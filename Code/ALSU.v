==> flow/design.v <==
module ALSU(A, B, cin, serial_in, red_op_A, red_op_B, opcode, bypass_A, bypass_B, clk, rst, direction, leds, out);
parameter INPUT_PRIORITY = "A";
parameter FULL_ADDER = "ON";
input clk, rst, red_op_A, red_op_B, bypass_A, bypass_B, direction, serial_in;
input cin;  
input [2:0] opcode;
input signed [2:0] A, B;
output reg [15:0] leds;
output reg signed [5:0] out;
reg red_op_A_reg, red_op_B_reg, bypass_A_reg, bypass_B_reg, direction_reg, serial_in_reg;
reg signed [1:0] cin_reg;
reg [2:0] opcode_reg;
reg signed [2:0] A_reg, B_reg;
wire invalid_red_op, invalid_opcode, invalid;
assign invalid_red_op = (red_op_A_reg || red_op_B_reg) & (opcode_reg[1] || opcode_reg[2]);
assign invalid_opcode = opcode_reg[1] && opcode_reg[2];
assign invalid = invalid_red_op || invalid_opcode;
always @(posedge clk or posedge rst) begin
  if(rst) begin
     cin_reg <= 0;
     red_op_B_reg <= 0;
     red_op_A_reg <= 0;
     bypass_B_reg <= 0;
     bypass_A_reg <= 0;
     direction_reg <= 0;
     serial_in_reg <= 0;
     opcode_reg <= 0;
     A_reg <= 0;
     B_reg <= 0;
  end else begin
     cin_reg <= cin;
     red_op_B_reg <= red_op_B;
     red_op_A_reg <= red_op_A;
     bypass_B_reg <= bypass_B;
     bypass_A_reg <= bypass_A;
     direction_reg <= direction;
     serial_in_reg <= serial_in;
     opcode_reg <= opcode;
     A_reg <= A;
     B_reg <= B;
  end
end
always @(posedge clk or posedge rst) begin
  if(rst) begin
     leds <= 0;
  end else begin
      if (invalid)
        leds <= ~leds;
      else
        leds <= 0;
  end
end
always @(posedge clk or posedge rst) begin
  if(rst) begin
    out <= 0;
  end
  else begin
    if (bypass_A_reg && bypass_B_reg)
      out <= (INPUT_PRIORITY == "A")? {{3{A_reg[2]}}, A_reg}: {{3{B_reg[2]}}, B_reg};
    else if (bypass_A_reg)
      out <= {{3{A_reg[2]}}, A_reg};
    else if (bypass_B_reg)
      out <= {{3{B_reg[2]}}, B_reg};
    else if (invalid) 
      out <= 0;
    else begin
        case (opcode_reg)
          3'h0: begin 
            if (red_op_A_reg && red_op_B_reg)
              out <= (INPUT_PRIORITY == "A")? {5'b0 ,|A_reg}: {5'b0 , |B_reg};
            else if (red_op_A_reg) 
              out <= {5'b0 ,|A_reg};
            else if (red_op_B_reg)
              out <= {5'b0 , |B_reg};
            else 
              out <= A_reg | B_reg;
          end
          3'h1: begin
            if (red_op_A_reg && red_op_B_reg)
              out <= (INPUT_PRIORITY == "A")? {5'b0 ,^A_reg}: {5'b0 , ^B_reg};
            else if (red_op_A_reg) 
              out <= {5'b0 ,^A_reg};
            else if (red_op_B_reg)
              out <= {5'b0 , ^B_reg};
            else 
              out <= A_reg ^ B_reg;
          end
          3'h2: out <= (FULL_ADDER == "ON")? A_reg + B_reg + cin_reg : A_reg + B_reg;
          3'h3: out <= A_reg * B_reg;
          3'h4: begin
            if (direction_reg)
              out <= {out[4:0], serial_in_reg};
            else
              out <= {serial_in_reg, out[5:1]};
          end
          3'h5: begin
            if (direction_reg)
              out <= {out[4:0], out[5]};
            else
              out <= {out[0], out[5:1]};
          end
          default: 
            out <= 0;
        endcase
    end 
  end
end
endmodule
---- Step by step through the tools: ALSU ----
What the tools print for ALSU, step after step.
Lines are those of the file above, counted from 1.
Operators carry their Yosys type and port widths (W data, S select, Z words).
The mark n/a stands for no value.
inputs
  top ..................................... ALSU
  clock ................................... clk
  cell library ............................ sky130hd
  library corner .......................... tt_025C_1v80

---- Word-level counts ----
Yosys after proc, flatten, opt, wreduce and memory -nomap, before mapping. Enables and synchronous resets that opt folds into registers are not counted as muxes. Memory bits, and registers merged into a memory's read port (data or address), are not among the register bits. Print and check cells are not counted. Equal cells are merged and count once.
word-level totals
  flip-flop bits (word level) ............. 38
  bits of input ports ..................... 18
  output and inout port bits .............. 22
  word-level cells ........................ 49
cells by class
  add/subtract/negate cells ............... 2
  $mul .................................... 1
  equal/unequal tests ..................... 5
  muxes and demuxes ....................... 14
  bitwise gates (word level) .............. 4
  reduce/logical cells .................... 11
operators with widths
  kind                  number
  $mux W6               12
  $pmux W6 S6           1
  $mul A3 B3 Y6         1
  $not A16 Y16          1
  $mux W16              1
  $eq A3 B2 Y1 const B  2
  $eq A3 B3 Y1 const B  2
  $reduce_or A3 Y1      2
  $reduce_xor A3 Y1     2
  $add A4 B2 Y5         1
  $add A3 B3 Y4         1
  $logic_and A1 B1 Y1   3
  $logic_or A1 B1 Y1    3
  $eq A3 B1 Y1 const B  1
  $or A3 B3 Y3          1
  $xor A3 B3 Y3         1
  $logic_not A3 Y1      1
  $and A1 B1 Y1         1

---- Logic depth ----
Longest topological path by Yosys (ltp), each cell counted once; first at word level (registers and memories cut), then after technology mapping (sequential cells cut; the memories' decode and read muxes count).
depth
  word-level depth ........................ 9
  ABC_AREA ................................ 1
  mapped depth ............................ 17

---- Mapped cells and area ----
Source: synth_stat.txt of the flow (Yosys; design flattened, memories mapped). It holds for the ABC_AREA given above (unset counts as 0); a run with the other value may have another netlist.
mapped netlist
  standard cells after synthesis .......... 243
  chip area (Yosys) ....................... 2,065.7 µm²
  sequential part of the area ............. 950.9 µm²
  flip-flop cells ......................... 38
  buffer cells ............................ 3
cells by type
  cell type                 number
  sky130_fd_sc_hd__dfrtp_1  38
  sky130_fd_sc_hd__nand2_1  61
  sky130_fd_sc_hd__ha_1     14
  sky130_fd_sc_hd__fa_1     8
  sky130_fd_sc_hd__nor2_1   36
  sky130_fd_sc_hd__inv_1    30
  sky130_fd_sc_hd__nand3_1  13
  sky130_fd_sc_hd__a21oi_1  10
  sky130_fd_sc_hd__nor2_2   4
  sky130_fd_sc_hd__o21ai_1  5
  sky130_fd_sc_hd__inv_2    6
  sky130_fd_sc_hd__buf_2    3
  sky130_fd_sc_hd__o21ai_0  3
  sky130_fd_sc_hd__nand2_2  2
  sky130_fd_sc_hd__nand4_1  2
  sky130_fd_sc_hd__nand3_2  1
  sky130_fd_sc_hd__a21oi_2  1
  sky130_fd_sc_hd__o21ai_2  1
Not listed: further types 5, cells in them 5.

---- Worst setup path after synthesis ----
OpenSTA on the mapped netlist: ideal clock, no wires. The path of least setup slack (recovery checks aside). Input and output delay are each 20% of the period. Register names are those of the netlist, which keeps one name where synthesis merged equal registers.
timing post-synthesis
  path kind ............................... register to register
  start ................................... register A_reg[2]
  end ..................................... register out[5]
  period .................................. 3,920 ps
  library setup time ...................... 119 ps
  data arrival time ....................... 2,633 ps
  data required time ...................... 3,801 ps
  path slack .............................. 1,168 ps
  delay of the path ....................... 2,752 ps
  stages on the path ...................... 17
  synthesis period reached ................ 2,752 ps
"delay of the path" = arrival - input delay + setup time.
"stages on the path" counts driving pins, that of a launching flip-flop among them; a cell with two outputs on the path counts twice.
"synthesis period reached" = period - worst setup slack (recovery checks aside). The figure is calculated, with input and output delays left at 20% of the set period.
The rows between start and end are the longest chain of elaborated cells between them; the timing report does not say that the signal goes this way. Where chains are equally long, one stands for them.
A line is the first line of the expression or statement that the cell stems from. Yosys adds cells for indexed reads and writes and turns some case tables into memories.
At most two assigning lines are given for a register; there are more.
on the way, post-synthesis
  cell sequence ........................... sky130_fd_sc_hd__dfrtp_1 sky130_fd_sc_hd__buf_2 sky130_fd_sc_hd__nand2_1 sky130_fd_sc_hd__fa_1 sky130_fd_sc_hd__inv_1 sky130_fd_sc_hd__ha_1 sky130_fd_sc_hd__ha_1 sky130_fd_sc_hd__fa_1 sky130_fd_sc_hd__nand3b_1 sky130_fd_sc_hd__nand2_1 sky130_fd_sc_hd__nand2_1 sky130_fd_sc_hd__nand3_1 sky130_fd_sc_hd__nand2_1 sky130_fd_sc_hd__nand2_1 sky130_fd_sc_hd__nand2_1 sky130_fd_sc_hd__nand2_1 sky130_fd_sc_hd__nand2_1
  length of the longest elaborated chain .. 9
RTL lines, path post-synthesis
  element        RTL line  text
  from (decl)    13        reg signed [2:0] A_reg, B_reg;
  from (assign)  28        A_reg <= 0;
  from (assign)  39        A_reg <= A;
  $xor A3 B3 Y3  86        out <= A_reg ^ B_reg;
  $mux W6        83        else if (red_op_B_reg)
  $mux W6        81        else if (red_op_A_reg)
  $mux W6        79        if (red_op_A_reg && red_op_B_reg)
  $pmux W6 S6    67        case (opcode_reg)
  $mux W6        64        else if (invalid)
  $mux W6        62        else if (bypass_B_reg)
  $mux W6        60        else if (bypass_A_reg)
  $mux W6        58        if (bypass_A_reg && bypass_B_reg)
  to (assign)    59        out <= (INPUT_PRIORITY == "A")? {{3{A_reg[2]}}, A_reg}: {{3{B_reg[2]}}, B_reg};
  to (assign)    61        out <= {{3{A_reg[2]}}, A_reg};
  to (decl)      9         output reg signed [5:0] out;

---- Timing after layout ----
From the final timing report of flow run A: the path of least setup slack in the routed layout; clock arrival at registers is part of the times.
The path's times are printed in steps of 10 ps; the period is the one set.
timing post-layout
  path kind ............................... register to register
  start ................................... register B_reg[1]
  end ..................................... register out[4]
  period .................................. 2,060 ps
  library setup time ...................... 100 ps
  data arrival time ....................... 2,840 ps
  data required time ...................... 2,300 ps
  path slack .............................. -540 ps
  stages on the path ...................... 16
The rows between start and end are the longest chain of elaborated cells between them; the timing report does not say that the signal goes this way. Where chains are equally long, one stands for them.
At most two assigning lines are given for a register; there are more.
on the way, post-layout
  cell sequence ........................... sky130_fd_sc_hd__dfrtp_1 sky130_fd_sc_hd__ha_2 sky130_fd_sc_hd__inv_2 sky130_fd_sc_hd__fa_1 sky130_fd_sc_hd__fa_2 sky130_fd_sc_hd__inv_2 sky130_fd_sc_hd__ha_4 sky130_fd_sc_hd__fa_2 sky130_fd_sc_hd__nand2_1 sky130_fd_sc_hd__nand2_1 sky130_fd_sc_hd__nor2_1 sky130_fd_sc_hd__nand2_1 sky130_fd_sc_hd__nand2_1 sky130_fd_sc_hd__nand2_1 sky130_fd_sc_hd__nand2_1 sky130_fd_sc_hd__nand2_1
  length of the longest elaborated chain .. 7
RTL lines, path post-layout
  element        RTL line  text
  from (decl)    13        reg signed [2:0] A_reg, B_reg;
  from (assign)  29        B_reg <= 0;
  from (assign)  40        B_reg <= B;
  $add A3 B3 Y4  88        3'h2: out <= (FULL_ADDER == "ON")? A_reg + B_reg + cin_reg : A_reg + B_reg;
  $add A4 B2 Y5  88
  $pmux W6 S6    67        case (opcode_reg)
  $mux W6        64        else if (invalid)
  $mux W6        62        else if (bypass_B_reg)
  $mux W6        60        else if (bypass_A_reg)
  $mux W6        58        if (bypass_A_reg && bypass_B_reg)
  to (assign)    59        out <= (INPUT_PRIORITY == "A")? {{3{A_reg[2]}}, A_reg}: {{3{B_reg[2]}}, B_reg};
  to (assign)    61        out <= {{3{A_reg[2]}}, A_reg};
  to (decl)      9         output reg signed [5:0] out;

Appendix: measured runs

Flow measurements of ALSU on sky130hd: 2 stored runs with different settings, listed in no order. Input and output delays are each 20% of the period that was set; the output load is 0.01 pF.
"critical path time" is the time allowed to the run's worst setup path (the clock period less input and output delay, where it has them) less its slack. Clock arrival times count: a late capture clock shortens it, a late launch clock lengthens it.
"power consumption" is the tool's figure for a default switching activity; nothing was simulated.
"critical path time" is known to 10 ps.

---- flow run A ----
settings
  period_ns = 2.06
  CORE_UTILIZATION = 61
  SETUP_SLACK_MARGIN = -0.13
  PLACE_DENSITY_LB_ADDON = 0.3
  TNS_END_PERCENT = 30
  ABC_AREA = 1
  GPL_ROUTABILITY_DRIVEN = 0
  CTS_CLUSTER_SIZE = 10
  SLEW_MARGIN = 10
  MAX_ROUTING_LAYER = met4
  CAP_MARGIN = 20
  CORE_MARGIN = 2
results
  synthesized cell area ................... 2,065.7 µm²
  die footprint ........................... 3,868.2 µm²
  standard-cell area of the final layout .. 2,717.6 µm²
  setup slack of the worst path ........... -537 ps
  power consumption ....................... 1.714 mW
  critical path time ...................... 2,600 ps
  worst setup path type ................... register to register

---- flow run B ----
settings
  period_ns = 2.65
  CORE_UTILIZATION = 40
  SETUP_SLACK_MARGIN = 0.72
  PLACE_DENSITY = 0.66
  CORE_ASPECT_RATIO = 1.13
  CELL_PAD_IN_SITES_GLOBAL_PLACEMENT = 0
  CTS_CLUSTER_SIZE = 23
  CTS_CLUSTER_DIAMETER = 190
  CAP_MARGIN = 35
  CORE_MARGIN = 2
  SLEW_MARGIN = 20
results
  synthesized cell area ................... 1,993.2 µm²
  die footprint ........................... 5,564.8 µm²
  standard-cell area of the final layout .. 2,747.6 µm²
  setup slack of the worst path ........... -196 ps
  power consumption ....................... 1.457 mW
  critical path time ...................... 2,850 ps
  worst setup path type ................... register to register
